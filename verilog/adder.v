==> flow/design.v <==
module inv (
    input wire x,
    output wire y,
    input wire vdd,
    input wire gnd
);
    assign y = ~x;
endmodule
module tspc (
    input wire D,
    output reg Q,
    input wire clk,
    input wire vdd,
    input wire gnd
);
    always @(posedge clk) begin
        Q <= D;
    end
endmodule
module and_gate (
    input wire A,
    input wire B,
    output wire out,
    input wire vdd,
    input wire gnd
);
    assign out = (A & B);
endmodule
module or_gate (
    input wire A,
    input wire B,
    output wire out,
    input wire vdd,
    input wire gnd
);
    assign out = (A | B);
endmodule
module xor_gate (
    input wire A,
    input wire B,
    output wire out,
    input wire vdd,
    input wire gnd
);
    assign out = (A ^ B);
endmodule
module png (
    input wire A,
    input wire B,
    output wire p,
    output wire g,
    input wire vdd,
    input wire gnd
);
    wire g1;
    xor_gate xor1 (.A(A), .B(B), .out(p), .vdd(vdd), .gnd(gnd));
    and_gate and1 (.A(A), .B(B), .out(g), .vdd(vdd), .gnd(gnd));
endmodule
module clagen (
    input wire p1, p2, p3, p4,
    input wire g1, g2, g3, g4,
    input wire c1,
    output wire c2, c3, c4, c5,
    input wire vdd,
    input wire gnd
);
    assign c2 = (p1&c1) | g1;
    assign c3 = (p1&c1&p2) | p2&g1 | g2;
    assign c4 = (p1&c1&p2&p3) | p2&p3&g1 | p3&g2 | g3;
    assign c5 = (p1&c1&p2&p3&p4) | p2&p3&p4&g1 | p3&p4&g2 | p4&g3 | g4;
endmodule
module main (
    input wire vdd,
    input wire gnd,
    input wire [3:0] A,
    input wire [3:0] B,
    input wire c0,
    output wire [4:0] s
);
    wire [3:0] p, g;
    wire c1, c2, c3;
    png x1 (.A(A[0]), .B(B[0]), .p(p[0]), .g(g[0]), .vdd(vdd), .gnd(gnd));
    png x2 (.A(A[1]), .B(B[1]), .p(p[1]), .g(g[1]), .vdd(vdd), .gnd(gnd));
    png x3 (.A(A[2]), .B(B[2]), .p(p[2]), .g(g[2]), .vdd(vdd), .gnd(gnd));
    png x4 (.A(A[3]), .B(B[3]), .p(p[3]), .g(g[3]), .vdd(vdd), .gnd(gnd));
    clagen x5 (
        .p1(p[0]), .p2(p[1]), .p3(p[2]), .p4(p[3]),
        .g1(g[0]), .g2(g[1]), .g3(g[2]), .g4(g[3]),
        .c1(c0), .c2(c1), .c3(c2), .c4(c3), .c5(s[4]),
        .vdd(vdd), .gnd(gnd)
    );
    assign s[0] = p[0] ^ c0;
    assign s[1] = p[1] ^ c1;
    assign s[2] = p[2] ^ c2;
    assign s[3] = p[3] ^ c3;
endmodule
module adder(
    input wire [3:0] A,
    input wire [3:0] B,
    input wire clk,
    output wire [4:0] S,
    input wire vdd,
    input wire gnd,
    input wire c0
);
    wire [3:0]  A1, B1;
    wire [4:0]  S1;
    tspc x1 (.D(A[0]), .Q(A1[0]), .clk(clk), .vdd(vdd), .gnd(gnd));
    tspc x2 (.D(A[1]), .Q(A1[1]), .clk(clk), .vdd(vdd), .gnd(gnd));
    tspc x3 (.D(A[2]), .Q(A1[2]), .clk(clk), .vdd(vdd), .gnd(gnd));
    tspc x4 (.D(A[3]), .Q(A1[3]), .clk(clk), .vdd(vdd), .gnd(gnd));
    tspc x5 (.D(B[0]), .Q(B1[0]), .clk(clk), .vdd(vdd), .gnd(gnd));
    tspc x6 (.D(B[1]), .Q(B1[1]), .clk(clk), .vdd(vdd), .gnd(gnd));
    tspc x7 (.D(B[2]), .Q(B1[2]), .clk(clk), .vdd(vdd), .gnd(gnd));
    tspc x8 (.D(B[3]), .Q(B1[3]), .clk(clk), .vdd(vdd), .gnd(gnd));
    main x9 (.A(A1), .B(B1), .c0(c0), .s(S1), .vdd(vdd), .gnd(gnd));
    tspc x10 (.D(S1[0]), .Q(S[0]), .clk(clk), .vdd(vdd), .gnd(gnd));
    tspc x11 (.D(S1[1]), .Q(S[1]), .clk(clk), .vdd(vdd), .gnd(gnd));
    tspc x12 (.D(S1[2]), .Q(S[2]), .clk(clk), .vdd(vdd), .gnd(gnd));
    tspc x13 (.D(S1[3]), .Q(S[3]), .clk(clk), .vdd(vdd), .gnd(gnd));
    tspc x14 (.D(S1[4]), .Q(S[4]), .clk(clk), .vdd(vdd), .gnd(gnd));
endmodule
Step by step through the tools: adder
The steps from the RTL of adder to its reports follow in flow order.
Lines are those of the file above, counted from 1.
Operators: Yosys type, input widths -> output width; for muxes data width and select width s.
Cell names lack the library's common part.
Not given: -
- top: adder
- clock port: clk
- standard-cell library: sky130hd
- timing corner: tt_025C_1v80

Word-level counts
Counts by Yosys on the flattened word-level netlist (proc, flatten, opt, wreduce; memories kept). Register bits leave out memories and registers merged into their read ports (data or address); mux counts leave out enables and synchronous resets folded into registers. Print and check cells are left out. Cells with the same type and inputs are merged into one.
- noted bitwise logic cells: 35
- operators with widths (operator ; number):
    $and 1x1->1 ; 17
    $or 1x1->1 ; 10
    $xor 1x1->1 ; 8
- noted elaborated cells: 48
- input port bits: 12
- output and inout bits: 5
- bits in registers at 13

Longest topological paths
Depth = most cells in a row (Yosys ltp): at word level without a register or memory, in the mapped netlist without a sequential cell, where the memories' decode and read muxes count.
- depth in word-level cells: 9
- ABC_AREA: 1
- depth in mapped cells at 7
- gate-level depth less buffers: 7

Synthesis result
Yosys stat after the flow's synthesis: flattened, memories mapped to cells. It holds for the ABC_AREA given above (unset counts as 0); a run with the other value may have another netlist.
The area totals of this step are shown rounded.
- synthesis area at 474 um^2
- cell count at 43
- mapped flip-flops: 13
- sequential area: 260 um^2
- noted buffer cells: 5
- cell types (cell ; number ; total area (um^2)):
    dfxtp_1 ; 13 ; 260.25
    ha_1 ; 5 ; 62.56
    buf_4 ; 5 ; 37.536
    nand2_1 ; 8 ; 30.029
    fa_1 ; 1 ; 20.019
    xor2_1 ; 2 ; 17.517
    inv_1 ; 4 ; 15.014
    nand3_1 ; 3 ; 15.014
    nand3_2 ; 1 ; 10.01
    nand4_1 ; 1 ; 6.256

Path before layout
OpenSTA on the mapped netlist: ideal clock, no wires. The path of least setup slack (recovery checks aside). Input and output delay are each 20% of the period. Register names are those of the netlist, which keeps one name where synthesis merged equal registers.
- kind: register -> register
- from: reg x1.Q
- to: reg x12.Q
- library setup time at 121 ps
- buffers on the path: 0
- noted setup slack: 651 ps
- required time at 1699 ps
- clock period: 1820 ps
- stages: 6
- delay of the path: 1169 ps
- time at the first pin: 0 ps
- noted data arrival time: 1048 ps
- noted synthesis period reached: 1169 ps
"delay of the path" is the arrival time less input delay plus setup time.
"stages" counts driving pins, that of a launching flip-flop among them; a cell with two outputs on the path counts twice.
"synthesis period reached" = period - worst setup slack (recovery checks aside). The figure is calculated, with input and output delays left at 20% of the set period.
Between the ends stands the longest chain of elaborated cells between them, by number of cells; it is not shown to be the way that was timed. Of several equally long chains one is given.
A line is the first line of the expression or statement that the cell stems from. Yosys adds cells for indexed reads and writes and turns some case tables into memories.
- path through: dfxtp_1 -> ha_1 -> ha_1 -> nand2_1 -> nand3_2 -> xor2_1
- cells in the longest elaborated chain: 6
- elaborated cells on any way between the ends: 8
- those cells by class: logic (8)
- ends and longest elaborated chain, post-synthesis (element ; line ; RTL):
    start: declaration ; 11 ; output reg Q,
    start: assignment ; 17 ; Q <= D;
    $xor 1x1->1 ; 45 ; assign out = (A ^ B);
    $and 1x1->1 (2 in a row) ; 68 ; assign c3 = (p1&c1&p2) | p2&g1 | g2;
    $or 1x1->1 (2 in a row) ; 68 ;
    $xor 1x1->1 ; 94 ; assign s[2] = p[2] ^ c2;
    end: assignment ; 17 ;
    end: declaration ; 11 ;

Timing after layout
From the final timing report of entry A: the path of least setup slack in the routed layout; clock arrival at registers is part of the times.
The path's times are printed in steps of 10 ps; the period is the one set.
- kind: register -> register
- from: reg x1.Q
- to: reg x14.Q
- buffers on the path: 0
- noted data arrival time: 1330 ps
- time at the first pin: 260 ps
- noted setup slack: 180 ps
- clock period: 1340 ps
- library setup time at 90 ps
- stages: 7
- required time at 1510 ps
Between the ends stands the longest chain of elaborated cells between them, by number of cells; it is not shown to be the way that was timed. Of several equally long chains one is given.
- path through: dfxtp_2 -> ha_4 -> ha_4 -> nand3_2 -> nand4_1 -> nand2_1 -> nand2_1
- cells in the longest elaborated chain: 9
- elaborated cells on any way between the ends: 11
- those cells by class: logic (11)
- ends and longest elaborated chain, after layout (element ; line ; RTL):
    start: declaration ; 11 ; output reg Q,
    start: assignment ; 17 ; Q <= D;
    $xor 1x1->1 ; 45 ; assign out = (A ^ B);
    $and 1x1->1 (4 in a row) ; 70 ; assign c5 = (p1&c1&p2&p3&p4) | p2&p3&p4&g1 | p3&p4&g2 | p4&g3 | g4;
    $or 1x1->1 (4 in a row) ; 70 ;
    end: assignment ; 17 ;
    end: declaration ; 11 ;

Subject: adder on sky130hd, stored results

Hello all,

Below are 2 stored runs of the flow (Yosys, OpenROAD; platform sky130hd) on adder, each with its settings and what was measured, unordered. Constraints: input delay and output delay 20% of the set period each, output load 0.01 pF.
"achieved clock period" = clock period - worst setup slack. The figure is calculated, with input and output delays left at 20% of the set period.
"worst path time" = time allowed to the worst setup path (clock period - input delay - output delay, where it has them) - its slack; a late launch clock adds to it, a late capture clock takes from it.
"worst path time" is given in steps of 10 ps.
Measured values are rounded.

Entry A
Settings were period_ns = 1.34; CORE_UTILIZATION = 47; SETUP_SLACK_MARGIN = 0.24; PLACE_DENSITY = 0.41; TNS_END_PERCENT = 10; ABC_AREA = 1; CTS_CLUSTER_SIZE = 47; MIN_ROUTING_LAYER = met1; MAX_ROUTING_LAYER = met4; CAP_MARGIN = 20; CORE_MARGIN = 2; SLEW_MARGIN = 20
- cell area after synthesis: 474 um^2
- die footprint at 1280 um^2
- utilization of the finished layout at 0.718
- worst slack on setup checks: 180 ps
- lowest hold slack: 429 ps
- noted the achieved clock period: 1160 ps
- worst path time at 1160 ps
- worst setup path type: register -> register

Entry B
Settings were period_ns = 1.55; CORE_UTILIZATION = 27; CELL_PAD_IN_SITES_GLOBAL_PLACEMENT = 2; GPL_TIMING_DRIVEN = 0; CTS_CLUSTER_SIZE = 54; CAP_MARGIN = 0; CORE_MARGIN = 2; SLEW_MARGIN = 20
- cell area after synthesis: 442 um^2
- die footprint at 1980 um^2
- utilization of the finished layout at 0.419
- worst slack on setup checks: 45 ps
- lowest hold slack: 468 ps
- noted the achieved clock period: 1505 ps
- worst path time at 1200 ps
- worst setup path type: register -> output

Thanks
